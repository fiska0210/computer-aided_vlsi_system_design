==> flow/design.v <==
module alu(
             clk_p_i,
             reset_n_i,
             data_a_i,
             data_b_i,
             inst_i,
             data_o
             );
      input           clk_p_i;
      input           reset_n_i;
      input   [7:0]   data_a_i;
      input   [7:0]   data_b_i;
      input   [2:0]   inst_i;
      output reg  [15:0]  data_o;
      reg     [15:0]   ALU_d2_w;
      reg     [7:0]    data_a_d1_r;
      reg     [7:0]    data_b_d1_r;
      reg     [2:0]    inst_d1_r;
      always@(*)
      begin
          case(inst_d1_r)
            3'b000:    ALU_d2_w = {{8{data_a_d1_r[7]}},data_a_d1_r} + {{8{data_b_d1_r[7]}},data_b_d1_r};  
            3'b001:    ALU_d2_w = {{8{data_b_d1_r[7]}},data_b_d1_r} - {{8{data_a_d1_r[7]}},data_a_d1_r};  
            3'b010:    ALU_d2_w = {{8{data_a_d1_r[7]}},data_a_d1_r} * {{8{data_b_d1_r[7]}},data_b_d1_r};  
            3'b011:    ALU_d2_w = data_a_d1_r & data_b_d1_r;  
            3'b100:    ALU_d2_w = data_a_d1_r ^ data_b_d1_r;  
            3'b101:
            begin
                if(data_a_d1_r[7] == 1)
                    ALU_d2_w = ~({{8{data_a_d1_r[7]}},data_a_d1_r})+16'd1;
                else   
                    ALU_d2_w = {{8{data_a_d1_r[7]}},data_a_d1_r};
            end
            3'b110:    ALU_d2_w = (data_a_d1_r + data_b_d1_r) >> 1;
            3'b111:    ALU_d2_w = (data_b_d1_r % data_a_d1_r);
            default:   ALU_d2_w = ALU_d2_w;
          endcase
      end
      always@(posedge clk_p_i or negedge reset_n_i)
      begin
          if (reset_n_i == 1'b0)
          begin
            data_o <= 16'd0;
            data_a_d1_r <= 8'd0;
            data_b_d1_r <= 8'd0;
            inst_d1_r <= 3'd0;
          end
          else
          begin
            data_a_d1_r <= data_a_i;
            data_b_d1_r <= data_b_i;
            inst_d1_r <= inst_i;
            data_o <= ALU_d2_w;
          end
      end
endmodule
-- Step by step through the tools: alu
The steps from the RTL of alu to its reports follow in flow order.
Line numbers count from 1 in the design file above.
Operators carry their Yosys type and port widths (W data, S select, Z words).
Library cell names are shortened.
A cell with -- has no value.
- design top: alu
- clock input: clk_p_i
- standard-cell library: sky130hd
- corner: tt_025C_1v80

-- Word-level counts
Counts by Yosys on the flattened word-level netlist (proc, flatten, opt, wreduce; memories kept). Register bits leave out memories and registers merged into their read ports (data or address); mux counts leave out enables and synchronous resets folded into registers. Print and check cells are left out.
- bits in registers at 35
- output and inout bits at 16
- $add $sub $neg: 4
- multiply operators at 1
- div/mod/pow operators at 1
- equal/unequal tests: 7
- noted mux-type cells: 2
- bitwise logic cells at 3
- reductions and logical operators: 1
- operators by type and width (operator ; count):
    $mod A8 B8 Y16 ; 1
    $mul A8 B8 Y16 ; 1
    $pmux W16 S8 ; 1
    $add A8 B8 Y9 ; 2
    $add A16 B1 Y16 const B ; 1
    $not A16 Y16 ; 1
    $mux W16 ; 1
    $eq A3 B3 Y1 const B ; 4
    $sub A8 B8 Y9 ; 1
    $and A8 B8 Y8 ; 1
    $xor A8 B8 Y8 ; 1
    $eq A3 B2 Y1 const B ; 2
    $eq A3 B1 Y1 const B ; 1
    $logic_not A3 Y1 ; 1

-- Logic depth
Depth = most cells in a row (Yosys ltp): at word level without a register or memory, in the mapped netlist without a sequential cell, where the memories' decode and read muxes count.
- noted depth in word-level cells: 4
- ABC_AREA: 0
- gate-level depth with buffers: 154
- mapped depth without buffers at 144

-- Mapped cells and area
The flow's flattened synthesis, as Yosys stat reports it; memories are mapped. The netlist is that of the ABC_AREA named above (0 if unset); the other value can give another one.
Totals and module areas in this step are rounded.
- cells by type (cell type ; count ; total area (µm²)):
    ha_1 ; 149 ; 1.86E+03
    fa_1 ; 58 ; 1.16E+03
    dfrtp_1 ; 35 ; 875.84
    nor2_1 ; 128 ; 480.461
    xnor2_1 ; 51 ; 446.678
    a21oi_1 ; 86 ; 430.413
    inv_1 ; 96 ; 360.346
    nand2_1 ; 93 ; 349.085
    o21a_1 ; 45 ; 337.824
    nor3_1 ; 58 ; 290.278
    mux2_2 ; 25 ; 281.52
    a21o_1 ; 36 ; 270.259
    xor2_1 ; 30 ; 262.752
    o21ai_0 ; 50 ; 250.24
    mux2i_1 ; 18 ; 180.173
    o31ai_1 ; 23 ; 172.666
    o211ai_1 ; 22 ; 165.158
    nand3_1 ; 24 ; 120.115
Not listed: further types 81, cells in them 327.
- noted standard cells after synthesis: 1354
- noted synthesis area: 10700 µm²
- sequential area: 876 µm²
- mapped flip-flops: 35

-- Timing after synthesis
Path of least setup slack by OpenSTA after synthesis, without wires, with an ideal clock, recovery checks aside; 20% of the period is set as input and as output delay. Where synthesis merged equal registers, the netlist keeps one of their names.
- path type: flip-flop to flip-flop
- from: register data_a_d1_r[1]
- to: register data_o[9]
- clock period at 32500 ps
- library setup time: 126 ps
- noted launch time at the first pin: 0 ps
- noted data arrival time: 28582 ps
- path slack at 3792 ps
- path delay: 28708 ps
- driving pins on the path at 145
- buffers on the path at 8
- noted synthesis period reached: 28708 ps
"path delay" is the arrival time less input delay plus setup time.
"driving pins on the path": output pins that drive a net of the path, with the launching flip-flop's if there is one; two outputs of one cell count as two.
"synthesis period reached" = period - worst setup slack (recovery checks aside). The figure is calculated, with input and output delays left at 20% of the set period.
- path through: dfrtp_1 inv_1 ha_1 nand2b_1 o41ai_2 nand2_1 nor2_1 ha_1 nor3_1 mux2i_1 o2111a_2 ha_1 or3_1 nand3_1 o21ai_0 ha_1 o21ai_0 a2bb2oi_1 [... 109 more ...] a21o_1 a2111o_1 nor2_2 buf_2 mux2i_1 fa_1 a21o_1 a21o_1 a21o_1 a21oi_1 nor2b_1 o21ai_0 nand2b_1 nor3_1 a21oi_2 nor3_1 nand2_2 a311o_1
- RTL lines, path post-synthesis (element ; line ; RTL):
    start: declaration ; 16 ; reg     [7:0]    data_a_d1_r;
    start: assignment ; 44 ; data_a_d1_r <= 8'd0;
    start: assignment ; 50 ; data_a_d1_r <= data_a_i;
    end: assignment ; 43 ; data_o <= 16'd0;
    end: assignment ; 53 ; data_o <= ALU_d2_w;
    end: declaration ; 14 ; output reg  [15:0]  data_o;
Chain of elaborated cells between the ends: none given.

-- Path in the finished layout
Path of least setup slack in the final report of record 1 (OpenROAD, finished layout, wires in). Where an end is a register, its clock arrival counts in the times.
The path's times are printed in steps of 10 ps; the period is the one set.
- path type: flip-flop to flip-flop
- from: register data_a_d1_r[7]
- to: register data_o[9]
- clock period at 47000 ps
- library setup time: 120 ps
- noted launch time at the first pin: 280 ps
- noted data arrival time: 34860 ps
- path slack at 12300 ps
- driving pins on the path at 137
- buffers on the path at 0
- path through: dfrtp_1 or4_1 nor3_1 nand2_1 nor2_1 ha_1 nor3_1 mux2i_1 o2111a_2 ha_1 a21oi_1 nor3_1 a21oi_1 nor2_1 ha_1 o21ai_0 a2bb2oi_1 and4b_1 [... 101 more ...] a21o_1 a21o_1 a2111o_1 nor2_2 mux2i_1 fa_1 a21o_1 a21o_1 a21o_1 a21oi_1 nor2b_1 o21ai_0 nand2b_1 nor3_1 a21oi_2 nor3_1 nand2_2 a311o_1
- RTL lines, path after layout (element ; line ; RTL):
    start: declaration ; 16 ; reg     [7:0]    data_a_d1_r;
    start: assignment ; 44 ; data_a_d1_r <= 8'd0;
    start: assignment ; 50 ; data_a_d1_r <= data_a_i;
    end: assignment ; 43 ; data_o <= 16'd0;
    end: assignment ; 53 ; data_o <= ALU_d2_w;
    end: declaration ; 14 ; output reg  [15:0]  data_o;
Chain of elaborated cells between the ends: none given.

FLOW RESULTS
============

Record of 2 stored runs of the RTL-to-layout flow on alu, platform sky130hd. The runs are unordered. Constraints: input delay and output delay 20% of the set period each, output load 0.01 pF.
"clock period reached": clock period set for the run, less the worst setup slack. It is reckoned from that one timing run; input and output delays stay at 20% of the period that was set.
"worst path time": the worst setup path's part of the clock period (all of it between registers, 20% less for each end at a port) less its slack. A launch clock that arrives late makes it longer, a capture clock that arrives late makes it shorter.
"worst path time" is given in steps of 10 ps.
The results are shown rounded.

Record 1
Settings were period_ns = 47.0; CORE_UTILIZATION = 19; SETUP_SLACK_MARGIN = 5.0; PLACE_DENSITY = 0.93; CORE_ASPECT_RATIO = 0.57; CTS_CLUSTER_SIZE = 16; SLEW_MARGIN = 20; MIN_ROUTING_LAYER = met1; CAP_MARGIN = 20; CORE_MARGIN = 2
- area of the standard cells in the finished layout: 12000 µm²
- area of the synthesized netlist: 10700 µm²
- worst setup slack after layout at 12300 ps
- lowest hold slack at 971 ps
- noted the total die area: 58400 µm²
- noted the sum of negative setup slack: 0 ps
- worst path time: 34700 ps
- worst setup path kind: flip-flop to flip-flop
- utilization after layout at 21.7%
- clock period reached: 34702 ps

Record 2
Settings were period_ns = 31.3; CAP_MARGIN = 20; CORE_MARGIN = 2; CORE_UTILIZATION = 40; SLEW_MARGIN = 20
- lowest hold slack at 952 ps
- utilization after layout at 45.6%
- area of the standard cells in the finished layout: 12000 µm²
- worst path time: 29270 ps
- worst setup path kind: flip-flop to flip-flop
- noted the total die area: 28100 µm²
- worst setup slack after layout at 2030 ps
- area of the synthesized netlist: 10700 µm²
- noted the sum of negative setup slack: 0 ps
- clock period reached: 29275 ps
